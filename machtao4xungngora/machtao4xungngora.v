==> flow/design.v <==
`timescale 1ns / 1ps
module machtao4xungngora
 #(parameter N= 30, M = 500000000)
( input wire clk, rs,
 output wire [3:0]q );
reg [N-1:0] r_reg01H,r_reg1H,r_reg10H,r_reg100H;
wire [N-1:0] r_next01H,r_next1H,r_next10H,r_next100H;
always @(posedge clk, posedge rs) begin
if (rs)
begin
r_reg01H <= 0;
r_reg1H <= 0;
r_reg10H <= 0;
r_reg100H <= 0; end
else
begin
r_reg01H<=r_next01H;
r_reg1H<=r_next1H;
r_reg10H<=r_next10H;
r_reg100H<=r_next100H; end
end
assign r_next01H = (r_reg01H==M)?0:r_reg01H + 1;
assign r_next1H = (r_reg1H==M/10)?0:r_reg1H + 1;
assign r_next10H = (r_reg10H==M/100)?0:r_reg10H + 1;
assign r_next100H = (r_reg100H==M/1000)?0:r_reg100H + 1;
assign q[0]=(r_reg01H<M/2)?0:1;
assign q[1]=(r_reg1H<M/20)?0:1;
assign q[2]=(r_reg10H<M/200)?0:1;
assign q[3]=(r_reg100H<M/2000)?0:1; 
endmodule
**Reports on machtao4xungngora**

The steps from the RTL of machtao4xungngora to its reports follow in flow order.
Line numbers count from 1 in the design file above.
Cell names lack the library's common part.
A cell with n/a has no value.

- Top: machtao4xungngora
- Clock port: clk
- Cell library: sky130hd
- Corner: tt_025C_1v80

**Word level**

Yosys after proc, flatten, opt, wreduce and memory -nomap, before mapping. Enables and synchronous resets that opt folds into registers are not counted as muxes. Memory bits, and registers merged into a memory's read port (data or address), are not among the register bits. Print and check cells are not counted. Equal cells are merged and count once.

- Elaborated cells: 24
- Flip-flop bits (word level): 120
- Output and inout port bits: 4

- Mux-type cells: 8
- Equality and inequality tests: 4
- Order comparisons: 4
- $add $sub $neg: 4

Operator list:

| operator | count |
|---|---|
| 30-bit by 1-bit adder with 30-bit output with constant B | 4 |
| 30-bit 2-to-1 mux | 4 |
| 30-bit by 18-bit < comparator with 1-bit output with constant B | 1 |
| 30-bit by 19-bit == test with 1-bit output with constant B | 1 |
| 30-bit by 22-bit < comparator with 1-bit output with constant B | 1 |
| 30-bit by 23-bit == test with 1-bit output with constant B | 1 |
| 30-bit by 25-bit < comparator with 1-bit output with constant B | 1 |
| 30-bit by 26-bit == test with 1-bit output with constant B | 1 |
| 30-bit by 28-bit < comparator with 1-bit output with constant B | 1 |
| 30-bit by 29-bit == test with 1-bit output with constant B | 1 |
| 1-bit 2-to-1 mux | 4 |

**Depth**

Yosys ltp: most cells in a row. Word level: on the elaborated netlist, between registers, memories and ports. Mapped: between sequential cells and ports; inverters and the memories' decode and read muxes count.

- Word-level depth: 2
- ABC_AREA: 0
- Gate-level depth with buffers: 8

**Synthesis result**

The flow's flattened synthesis, as Yosys stat reports it; memories are mapped. The netlist is that of the ABC_AREA named above (0 if unset); the other value can give another one.
The area totals of this step are shown rounded.

Cells by type:

| cell | count |
|---|---|
| dfrtp_1 | 120 |
| xnor2_1 | 65 |
| xor2_1 | 37 |
| nor2_1 | 75 |
| nand3_1 | 51 |
| nand4_1 | 37 |
| nand2_1 | 46 |
| and4_1 | 13 |
| nor4_4 | 5 |
| ha_1 | 8 |
| inv_1 | 23 |
| nor4_1 | 13 |
| nor3_1 | 16 |
| and3_1 | 11 |
| o21ai_0 | 10 |
| nor4b_1 | 5 |
| nand4_4 | 2 |
| nor2b_1 | 6 |

Not listed: further types 33, cells in them 74.

- Synthesis area: 0.00617 mm²
- Buffer cells: 16
- Mapped flip-flops: 120
- Standard cells after synthesis: 617
- Sequential area: 0.003 mm²

**Worst setup path after synthesis**

OpenSTA on the mapped netlist: ideal clock, no wires. The path of least setup slack (recovery checks aside). Input and output delay are each 20% of the period. Register names are those of the netlist, which keeps one name where synthesis merged equal registers.

- Path kind: reg2out
- Start point: register r_reg10H[6]
- End point: output port q[2]
- Slack: 0.219 ns
- Path delay: 1.445 ns
- Clock period: 2.08 ns
- Arrival: 1.445 ns
- Required time: 1.664 ns
- Stages on the path: 6
- Synthesis period reached: 1.861 ns

"path delay" = arrival - input delay + setup time.
At an output port there is no setup time.
"stages on the path" counts driving pins, that of a launching flip-flop among them; a cell with two outputs on the path counts twice.
"synthesis period reached" is the clock period less the worst setup slack; recovery checks do not enter. This is arithmetic on one report: input and output delays are still those of the set period (20% each).
Between the ends stands the longest chain of elaborated cells between them, by number of cells; it is not shown to be the way that was timed. Of several equally long chains one is given.
A line is the first line of the expression or statement that the cell stems from. Yosys adds cells for indexed reads and writes and turns some case tables into memories.

- Cell sequence: dfrtp_1 o211a_1 o21a_1 o31ai_1 nand3_1 a311o_1
- Cells in the longest elaborated chain: 2

RTL lines, path after synthesis:

| item | line | text |
|---|---|---|
| from (decl) | 6 | `reg [N-1:0] r_reg01H,r_reg1H,r_reg10H,r_reg100H;` |
| from (assign) | 13 | `r_reg10H <= 0;` |
| from (assign) | 19 | `r_reg10H<=r_next10H;` |
| 30-bit by 22-bit < comparator with 1-bit output | 28 | `assign q[2]=(r_reg10H<M/200)?0:1;` |
| 1-bit 2-to-1 mux | 28 |  |
| to (decl) | 5 | `output wire [3:0]q );` |

**Timing after layout**

From the final timing report of flow run A: the path of least setup slack in the routed layout; clock arrival at registers is part of the times.

- Path kind: reg2out
- Start point: register r_reg10H[6]
- End point: output port q[2]
- Arrival: 2.05 ns
- Stages on the path: 7
- Clock period: 2.16 ns
- Slack: -0.32 ns
- Required time: 1.73 ns

Between the ends stands the longest chain of elaborated cells between them, by number of cells; it is not shown to be the way that was timed. Of several equally long chains one is given.

- Cell sequence: dfrtp_2 o211a_1 o21a_1 o31ai_1 nand3_1 a311o_1 buf_2
- Cells in the longest elaborated chain: 2

RTL lines, path after layout:

| item | line | text |
|---|---|---|
| from (decl) | 6 | `reg [N-1:0] r_reg01H,r_reg1H,r_reg10H,r_reg100H;` |
| from (assign) | 13 | `r_reg10H <= 0;` |
| from (assign) | 19 | `r_reg10H<=r_next10H;` |
| 30-bit by 22-bit < comparator with 1-bit output | 28 | `assign q[2]=(r_reg10H<M/200)?0:1;` |
| 1-bit 2-to-1 mux | 28 |  |
| to (decl) | 5 | `output wire [3:0]q );` |

Data sheet: physical implementation of machtao4xungngora

machtao4xungngora through Yosys and OpenROAD on sky130hd: 2 stored runs, unordered, with their settings and measured results. The constraints put input and output delay at 20% of the set period each and load the outputs with 0.01 pF.
"clock period achieved" = clock period - worst setup slack. The figure is calculated, with input and output delays left at 20% of the set period.
"worst setup path time": the worst setup path's part of the clock period (all of it between registers, 20% less for each end at a port) less its slack. A launch clock that arrives late makes it longer, a capture clock that arrives late makes it shorter.
By "total design power" is meant OpenSTA's value without simulated activity: inputs other than the clock are taken to toggle once in ten clock periods, and the tool carries that through the logic.
Measured values are rounded.
Settings: -- = not set for that run.

| item | flow run A | flow run B |
|---|---|---|
| period_ns | 2.16 | 3.08 |
| CORE_UTILIZATION | 58 | 63 |
| SETUP_SLACK_MARGIN | -0.0 | 0.87 |
| PLACE_DENSITY_LB_ADDON | 0.22 | 0.15 |
| ABC_AREA | 0 | 0 |
| GPL_TIMING_DRIVEN | 0 | -- |
| CTS_CLUSTER_DIAMETER | 124 | -- |
| SLEW_MARGIN | 25 | 20 |
| MAX_ROUTING_LAYER | met4 | -- |
| CAP_MARGIN | 20 | 20 |
| CORE_MARGIN | 2 | 9 |
| CORE_ASPECT_RATIO | -- | 1.96 |
| CTS_CLUSTER_SIZE | -- | 57 |
| worst setup path time (ns) | 2.05 | 1.92 |
| critical path kind | reg2out | reg2out |
| area of the synthesized netlist (mm²) | 0.00617 | 0.00617 |
| area of the die (mm²) | 0.0115 | 0.0139 |
| total design power (W) | 0.00518 | 0.00353 |
| worst setup slack after layout (ns) | -0.320 | 0.545 |
| clock period achieved (ns) | 2.480 | 2.535 |
| post-layout utilization | 0.717 | 0.748 |
